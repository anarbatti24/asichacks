==> flow/design.v <==
module encrypt_engine #(
    parameter BLOCK_WIDTH = 32
) (
    input  logic [BLOCK_WIDTH-1:0]  data_in,       
    input  logic [BLOCK_WIDTH-1:0]  round_key,     
    output logic [BLOCK_WIDTH-1:0]  data_out       
);
    logic [BLOCK_WIDTH-1:0] xor_result;
    assign xor_result = data_in ^ round_key;
    assign data_out = {xor_result[BLOCK_WIDTH-2:0], xor_result[BLOCK_WIDTH-1]};
endmodule
module encryption_lane #(
    parameter BLOCK_WIDTH = 32,
    parameter SEQUENCE_ID_WIDTH = 8,
    parameter ENCRYPT_LATENCY = 8
) (
    input  logic                        clk,
    input  logic                        rst_n,
    input  logic [BLOCK_WIDTH-1:0]      data_in,
    input  logic [SEQUENCE_ID_WIDTH-1:0] seq_id_in,
    input  logic                        data_in_valid,
    output logic                        data_in_ready,
    output logic [BLOCK_WIDTH-1:0]      data_out,
    output logic [SEQUENCE_ID_WIDTH-1:0] seq_id_out,
    output logic                        data_out_valid,
    input  logic                        data_out_ready
);
    logic [BLOCK_WIDTH-1:0] round_keys [ENCRYPT_LATENCY-1:0];
    assign round_keys[0] = 32'hDEADBEEF;
    assign round_keys[1] = 32'hCAFEBABE;
    assign round_keys[2] = 32'h12345678;
    assign round_keys[3] = 32'h9ABCDEF0;
    assign round_keys[4] = 32'hFEDCBA98;
    assign round_keys[5] = 32'h76543210;
    assign round_keys[6] = 32'hAAAAAAAA;
    assign round_keys[7] = 32'h55555555;
    logic [BLOCK_WIDTH-1:0]       stage_data   [ENCRYPT_LATENCY-1:0];
    logic [SEQUENCE_ID_WIDTH-1:0] stage_seq_id [ENCRYPT_LATENCY-1:0];
    logic                         stage_valid  [ENCRYPT_LATENCY-1:0];
    logic [BLOCK_WIDTH-1:0] encrypted [ENCRYPT_LATENCY-1:0];
    encrypt_engine #(
        .BLOCK_WIDTH(BLOCK_WIDTH)
    ) engine_0 (
        .data_in   (data_in),
        .round_key (round_keys[0]),
        .data_out  (encrypted[0])
    );
    genvar i;
    generate
        for (i = 1; i < ENCRYPT_LATENCY; i++) begin : gen_engines
            encrypt_engine #(
                .BLOCK_WIDTH(BLOCK_WIDTH)
            ) engine (
                .data_in   (stage_data[i-1]),
                .round_key (round_keys[i]),
                .data_out  (encrypted[i])
            );
        end
    endgenerate
    logic stall;
    assign stall         = data_out_valid && !data_out_ready;
    assign data_in_ready = !stall;
    always_ff @(posedge clk or negedge rst_n) begin
        if (!rst_n) begin
            for (int j = 0; j < ENCRYPT_LATENCY; j++) begin
                stage_data[j]   <= '0;
                stage_seq_id[j] <= '0;
                stage_valid[j]  <= 1'b0;
            end
        end else if (!stall) begin
            stage_data[0]   <= encrypted[0];
            stage_seq_id[0] <= seq_id_in;
            stage_valid[0]  <= data_in_valid;
            for (int j = 1; j < ENCRYPT_LATENCY; j++) begin
                stage_data[j]   <= encrypted[j];
                stage_seq_id[j] <= stage_seq_id[j-1];
                stage_valid[j]  <= stage_valid[j-1];
            end
        end
    end
    assign data_out       = stage_data[ENCRYPT_LATENCY-1];
    assign data_out_valid = stage_valid[ENCRYPT_LATENCY-1];
    assign seq_id_out     = stage_seq_id[ENCRYPT_LATENCY-1];
endmodule
Step by step through the tools: encryption_lane
What the tools print for encryption_lane, step after step.
Line numbers count from 1 in the design file above.
Library cell names are shortened.
Not given: -
- design top: encryption_lane
- clock port: clk
- cell library: sky130hd
- timing corner: tt_025C_1v80

Word level
Yosys after proc, flatten, opt, wreduce and memory -nomap, before mapping. Enables and synchronous resets that opt folds into registers are not counted as muxes. Print and check cells are not counted. Equal cells are merged and count once.
- noted reduce/logical cells: 3
- noted bitwise operators: 8
- operators with widths (operator ; count):
    16-bit NOT ; 2
    24-bit NOT ; 1
    22-bit NOT ; 1
    20-bit NOT ; 1
    19-bit NOT ; 1
    13-bit NOT ; 1
    12-bit NOT ; 1
    1-bit zero test ; 2
    1-bit logical AND ; 1
- register bits at 328

Logic depth
Yosys ltp: most cells in a row. Word level: on the elaborated netlist, between registers, memories and ports. Mapped: between sequential cells and ports; inverters and the memories' decode and read muxes count.
- noted word-level depth: 3
- ABC_AREA at 0
- gate-level depth with buffers at 7
- depth with buffers taken out: 2

Synthesis result
Source: synth_stat.txt of the flow (Yosys; design flattened, memories mapped). It holds for the ABC_AREA given above (unset counts as 0); a run with the other value may have another netlist.
- noted mapped flip-flops: 328
- sequential part of the area at 0.0082079 sq mm
- buffer cells: 68
- noted synthesis area: 0.0136231 sq mm
- cells in the netlist: 867
- cell types (cell ; count ; total area (sq um)):
    dfrtp_1 ; 328 ; 8.21E+03
    mux2_4 ; 152 ; 2.28E+03
    nor3b_1 ; 142 ; 1.07E+03
    a21oi_2 ; 119 ; 1042.25
    buf_6 ; 34 ; 382.867
    mux2_2 ; 33 ; 371.606
    a21oi_1 ; 23 ; 115.11
    clkbuf_1 ; 27 ; 101.347
    buf_2 ; 6 ; 30.029
    nand2b_4 ; 1 ; 13.763
    nand2b_1 ; 1 ; 6.256
    buf_1 ; 1 ; 3.754
The figures by module come from a second, unflattened synthesis with its own total; it is not the netlist above.
- cells (unflattened synthesis) at 952
- noted area (unflattened synthesis): 0.0154248 sq mm
Rows give one instance, submodules left out.
- by module (module ; cells ; area (sq mm) ; seq. area (sq mm) ; times used):
    encryption_lane ; 696 ; 0.0131826 ; 0.0082079 ; 1
    encrypt_engine #(BLOCK_WIDTH=32) ; 32 ; 0.0002803 ; 0 ; 8

Timing after synthesis
Path of least setup slack by OpenSTA after synthesis, without wires, with an ideal clock, recovery checks aside; 20% of the period is set as input and as output delay. Where synthesis merged equal registers, the netlist keeps one of their names.
- path kind: input-to-output
- start point: in data_out_ready
- end point: out data_in_ready
- slack at 0.173 ns
- driving pins on the path: 6
- launch time at the first pin at 0.336 ns
- arrival time: 1.171 ns
- delay of the path at 0.835 ns
- noted output delay: 0.336 ns
- external input delay at 0.336 ns
- period: 1.68 ns
- synthesis period reached: 1.507 ns
"delay of the path" is the arrival time less input delay plus setup time.
At an output port there is no setup time.
"driving pins on the path" counts driving pins, that of a launching flip-flop among them; a cell with two outputs on the path counts twice.
"synthesis period reached" = period - worst setup slack (recovery checks aside). The figure is calculated, with input and output delays left at 20% of the set period.
Between the ends stands the longest chain of elaborated cells between them, by number of cells; it is not shown to be the way that was timed. Of several equally long chains one is given.
Each line given opens the expression or statement behind the cell; cells for indexed reads and writes are added by Yosys, which also makes memories of some case tables.
- cell sequence: buf_2 nand2b_4 buf_6 buf_6 buf_6 buf_6
- noted cells in the longest elaborated chain: 3
- noted elaborated cells between the ends (all ways): 3
- ends and longest elaborated chain, post-synthesis (what ; RTL line ; text):
    start: declaration ; 26 ; input  logic                        data_out_ready
    1-bit zero test ; 61 ; assign stall         = data_out_valid && !data_out_ready;
    1-bit logical AND ; 61 ;
    1-bit zero test ; 62 ; assign data_in_ready = !stall;
    end: declaration ; 22 ; output logic                        data_in_ready,

Worst path after layout
Path of least setup slack in the final report of stored run 2 (OpenROAD, finished layout, wires in). Where an end is a register, its clock arrival counts in the times.
- path kind: reg-to-reg
- start point: reg stage_valid[7]
- end point: reg stage_data[0][25]
- arrival time: 1.99 ns
- period: 1.52 ns
- launch time at the first pin at 0.51 ns
- driving pins on the path: 7
- setup time: 0.11 ns
- slack at -0.07 ns
Between the ends stands the longest chain of elaborated cells between them, by number of cells; it is not shown to be the way that was timed. Of several equally long chains one is given.
- cell sequence: dfrtp_4 nand2b_4 buf_12 buf_16 buf_12 buf_16 mux2_4
- noted cells in the longest elaborated chain: 1
- noted elaborated cells between the ends (all ways): 1
- ends and longest elaborated chain, post-layout (what ; RTL line ; text):
    start: declaration ; 39 ; logic                         stage_valid  [ENCRYPT_LATENCY-1:0];
    start: assignment ; 68 ; stage_valid[j]  <= 1'b0;
    start: assignment ; 77 ; stage_valid[j]  <= stage_valid[j-1];
    1-bit logical AND ; 61 ; assign stall         = data_out_valid && !data_out_ready;
    end: assignment ; 66 ; stage_data[j]   <= '0;
    end: assignment ; 71 ; stage_data[0]   <= encrypted[0];
    end: declaration ; 37 ; logic [BLOCK_WIDTH-1:0]       stage_data   [ENCRYPT_LATENCY-1:0];

Measured data: module encryption_lane, platform sky130hd, 2 stored runs of the flow under differing settings, order arbitrary. Input and output delays are each 20% of the period that was set; the output load is 0.01 pF.
"period achieved" = clock period - worst setup slack. The figure is calculated, with input and output delays left at 20% of the set period.
"time of the worst setup path": the worst setup path's part of the clock period (all of it between registers, 20% less for each end at a port) less its slack. A launch clock that arrives late makes it longer, a capture clock that arrives late makes it shorter.
"overall power": no workload was simulated; the value follows from the tool's default switching activity.

Stored run 1

==> flow/run.sh <==
#!/bin/bash
# the make line also repeats the synthesis and layout settings of config.mk as NAME=value (left out here)
make -C /OpenROAD-flow-scripts/flow DESIGN_CONFIG=/design/flow/config.mk WORK_HOME=/design/flow/orfs CLKGATE_MAP_FILE= finish
==> flow/config.mk <==
export PLATFORM = sky130hd
export DESIGN_NAME = encryption_lane
export DESIGN_NICKNAME = encryption_lane
export VERILOG_FILES = /design/flow/design.v
export SDC_FILE = /design/flow/constraint.sdc
export NUM_CORES = 4
export LEC_CHECK = 0
export CAP_MARGIN = 20
export CELL_PAD_IN_SITES_DETAIL_PLACEMENT = 2
export CORE_ASPECT_RATIO = 1.49
export CORE_MARGIN = 2
export CORE_UTILIZATION = 54
export CTS_CLUSTER_DIAMETER = 44
export CTS_CLUSTER_SIZE = 78
export GPL_TIMING_DRIVEN = 0
export MIN_ROUTING_LAYER = met2
export PLACE_DENSITY_LB_ADDON = 0.19
export SETUP_SLACK_MARGIN = 0.0
export SLEW_MARGIN = 20
==> flow/constraint.sdc <==
create_clock -name core_clock -period 1.17 [get_ports {clk}]
set_input_delay 0.2340 -clock core_clock [delete_from_list [all_inputs] [get_ports {clk}]]
set_output_delay 0.2340 -clock core_clock [all_outputs]
set_load 0.01 [all_outputs]

Stored run 1: stopped before the end: clock tree synthesis reported DPL-0033.

Stored run 2

==> flow/run.sh <==
#!/bin/bash
# the make line also repeats the synthesis and layout settings of config.mk as NAME=value (left out here)
make -C /OpenROAD-flow-scripts/flow DESIGN_CONFIG=/design/flow/config.mk WORK_HOME=/design/flow/orfs CLKGATE_MAP_FILE= finish
==> flow/config.mk <==
export PLATFORM = sky130hd
export DESIGN_NAME = encryption_lane
export DESIGN_NICKNAME = encryption_lane
export VERILOG_FILES = /design/flow/design.v
export SDC_FILE = /design/flow/constraint.sdc
export NUM_CORES = 4
export LEC_CHECK = 0
export CAP_MARGIN = 20
export CELL_PAD_IN_SITES_DETAIL_PLACEMENT = 0
export CORE_MARGIN = 2
export CORE_UTILIZATION = 35
export GPL_ROUTABILITY_DRIVEN = 0
export GPL_TIMING_DRIVEN = 1
export MIN_ROUTING_LAYER = met2
export PLACE_DENSITY_LB_ADDON = 0.18
export SLEW_MARGIN = 20
==> flow/constraint.sdc <==
create_clock -name core_clock -period 1.52 [get_ports {clk}]
set_input_delay 0.3040 -clock core_clock [delete_from_list [all_inputs] [get_ports {clk}]]
set_output_delay 0.3040 -clock core_clock [all_outputs]
set_load 0.01 [all_outputs]

Measured in stored run 2:
- full die area at 0.0405177 sq mm
- period achieved: 1.587 ns
- noted the overall power: 38794 uW
- standard-cell area of the final layout: 0.0178371 sq mm
- cell area after synthesis: 0.0136231 sq mm
- noted the sum of negative setup slack: -2.548 ns
- final design utilization at 46.3%
- time of the worst setup path: 1.59 ns
- worst path kind: reg-to-reg
- noted the worst slack on setup checks: -0.067 ns
