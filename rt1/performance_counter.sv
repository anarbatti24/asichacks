==> flow/design.v <==
module performance_counter #(
    parameter COUNTER_WIDTH = 32
) (
    input  logic                        clk,
    input  logic                        rst_n,
    input  logic                        block_completed,   
    output logic [COUNTER_WIDTH-1:0]    blocks_processed,
    output logic [COUNTER_WIDTH-1:0]    cycles_elapsed
);
    always_ff @(posedge clk or negedge rst_n) begin
        if (!rst_n)
            blocks_processed <= '0;
        else if (block_completed)
            blocks_processed <= blocks_processed + 1;
    end
    always_ff @(posedge clk or negedge rst_n) begin
        if (!rst_n)
            cycles_elapsed <= '0;
        else
            cycles_elapsed <= cycles_elapsed + 1;
    end
endmodule
# Step by step through the tools: performance_counter
# What the tools print for performance_counter, step after step.
# Line numbers count from 1 in the design file above.
# Operators carry their Yosys type and port widths (W data, S select, Z words).
# Library cell names are shortened.
setup:
  top_module: "performance_counter"
  clock_port: "clk"
  lib: "sky130hd"
  lib_corner: "tt_025C_1v80"

# Word-level counts
# Counts by Yosys on the flattened word-level netlist (proc, flatten, opt, wreduce; memories kept). Register bits leave out memories and registers merged into their read ports (data or address); mux counts leave out enables and synchronous resets folded into registers. Print and check cells are left out. Cells with the same type and inputs are merged into one.
word_totals:
  reg_bits: 64
  in_bits: 3
  out_inout_bits: 64
classes:
  add_sub_neg: 2
op_table:
  columns: ["cell", "n"]
  rows:
  - ["$add A32 B1 Y32 const B", 2]

# Depth
# Longest topological path by Yosys (ltp), each cell counted once; first at word level (registers and memories cut), then after technology mapping (sequential cells cut; the memories' decode and read muxes count).
depth:
  depth_word: 1
  abc_area: 0
  depth_mapped: 6
  ltp_nobuf: 5

# Synthesis result
# Source: synth_stat.txt of the flow (Yosys; design flattened, memories mapped). It holds for the ABC_AREA given above (unset counts as 0); a run with the other value may have another netlist.
# Totals and module areas in this step are rounded.
by_type:
  columns: ["type", "n", "area_total_um2"]
  rows:
  - ["dfrtp_1", 64, 1.6E+03]
  - ["xnor2_1", 55, 481.712]
  - ["nand4_1", 22, 137.632]
  - ["nand3_1", 26, 130.125]
  - ["nor4_4", 4, 85.082]
  - ["nand2_1", 22, 82.579]
  - ["xor2_1", 6, 52.55]
  - ["and3_1", 8, 50.048]
  - ["nand4_4", 2, 42.541]
  - ["and4_1", 4, 35.034]
  - ["nor2_1", 7, 26.275]
  - ["ha_1", 2, 25.024]
  - ["nor3_1", 5, 25.024]
  - ["and2_1", 3, 18.768]
  - ["inv_1", 5, 18.768]
  - ["nand4b_1", 2, 17.517]
  - ["nor4_1", 2, 12.512]
  - ["mux2_2", 1, 11.261]
# Other cell types: 5; their cells: 6.
synth_totals:
  cells: 246
  mapped_area_um2: 2900
  seqArea_um2: 1600
  ffs: 64
  n_buf: 3

# Worst setup path after synthesis
# Path of least setup slack by OpenSTA after synthesis, without wires, with an ideal clock, recovery checks aside; 20% of the period is set as input and as output delay. Where synthesis merged equal registers, the netlist keeps one of their names.
synth_path:
  path_kind: "register to register"
  from: "register cycles_elapsed[2]"
  to: "register cycles_elapsed[19]"
  period_ns: 1.79
  setup_ns: 0.126
  t_first_pin_ns: 0.000
  arrival_time_ns: 1.425
  t_required_ns: 1.664
  slack_ns: 0.239
  path_delay_ns: 1.551
  path_stages: 5
  path_buffers: 0
  synth_period_reached_ns: 1.551
# "path_delay_ns" = arrival - input delay + setup time.
# "path_stages" counts driving pins, that of a launching flip-flop among them; a cell with two outputs on the path counts twice.
# "synth_period_reached_ns" = period - worst setup slack (recovery checks aside). The figure is calculated, with input and output delays left at 20% of the set period.
# The rows between start and end are the longest chain of elaborated cells between them; the timing report does not say that the signal goes this way. Where chains are equally long, one stands for them.
# A line is the first line of the expression or statement that the cell stems from. Yosys adds cells for indexed reads and writes and turns some case tables into memories.
synth_between:
  cell_sequence: "dfrtp_1 > nand3_1 > nor4_4 > nand4_1 > xnor2_1"
  elab_chain_len: 1
synth_rtl:
  columns: ["element", "line", "text"]
  rows:
  - ["start: declaration", 8, "output logic [COUNTER_WIDTH-1:0]    cycles_elapsed"]
  - ["start: assignment", 18, "cycles_elapsed <= '0;"]
  - ["start: assignment", 20, "cycles_elapsed <= cycles_elapsed + 1;"]
  - ["$add A32 B1 Y32", 20, null]
  - ["end: assignment", 18, null]
  - ["end: assignment", 20, null]
  - ["end: declaration", 8, null]

# Worst path after layout
# From the final timing report of record 1: the path of least setup slack in the routed layout; clock arrival at registers is part of the times.
layout_path:
  path_kind: "register to output"
  from: "register blocks_processed[8]"
  to: "output port blocks_processed[8]"
  period_ns: 1.84
  output_delay_ns: 0.37
  t_first_pin_ns: 0.33
  arrival_time_ns: 1.41
  t_required_ns: 1.47
  slack_ns: 0.06
  path_stages: 3
  path_buffers: 2
layout_between:
  cell_sequence: "dfrtp_1 > buf_4 > clkdlybuf4s50_1"
  elab_chain_len: 0
layout_rtl:
  columns: ["element", "line", "text"]
  rows:
  - ["start: declaration", 7, "output logic [COUNTER_WIDTH-1:0]    blocks_processed,"]
  - ["start: assignment", 12, "blocks_processed <= '0;"]
  - ["start: assignment", 14, "blocks_processed <= blocks_processed + 1;"]
  - ["end: declaration", 7, null]

# Measured results for performance_counter: 2 stored runs of the Yosys and OpenROAD flow on sky130hd. The settings differ; the order carries no meaning. The constraints put input and output delay at 20% of the set period each and load the outputs with 0.01 pF.
# "period_less_ws_ns" = clock period - worst setup slack. The figure is calculated, with input and output delays left at 20% of the set period.
# By "timing.worst_path_ns" is meant the share of the clock period that the worst setup path is allowed (20% is reserved at inputs, 20% at outputs), minus its slack. Clock arrival times at its registers enter into it.
# Results are given in rounded form.
runs:
  - name: "record 1"
    settings:
      period_ns: 1.84
      CORE_UTILIZATION: 56
      CAP_MARGIN: 20
      CORE_MARGIN: 2
      SLEW_MARGIN: 20
    results:
      ys_area_um2: 2900
      dieArea_um2: 5800
      final_stdcell_area_um2: 4000
      worst_setup_slack_ns: 0.064
      period_less_ws_ns: 1.776
      timing.worst_path_ns: 1.41
      worst_setup_path_type: "register to output"
  - name: "record 2"
    settings:
      period_ns: 1.84
      CORE_UTILIZATION: 39
      PLACE_DENSITY_LB_ADDON: 0.18
      CORE_MARGIN: 6
      CELL_PAD_IN_SITES_GLOBAL_PLACEMENT: 1
      CELL_PAD_IN_SITES_DETAIL_PLACEMENT: 0
      ABC_AREA: 0
      CAP_MARGIN: 5
      SLEW_MARGIN: 5
    results:
      ys_area_um2: 2900
      dieArea_um2: 9600
      final_stdcell_area_um2: 4000
      worst_setup_slack_ns: 0.066
      period_less_ws_ns: 1.774
      timing.worst_path_ns: 1.41
      worst_setup_path_type: "register to output"
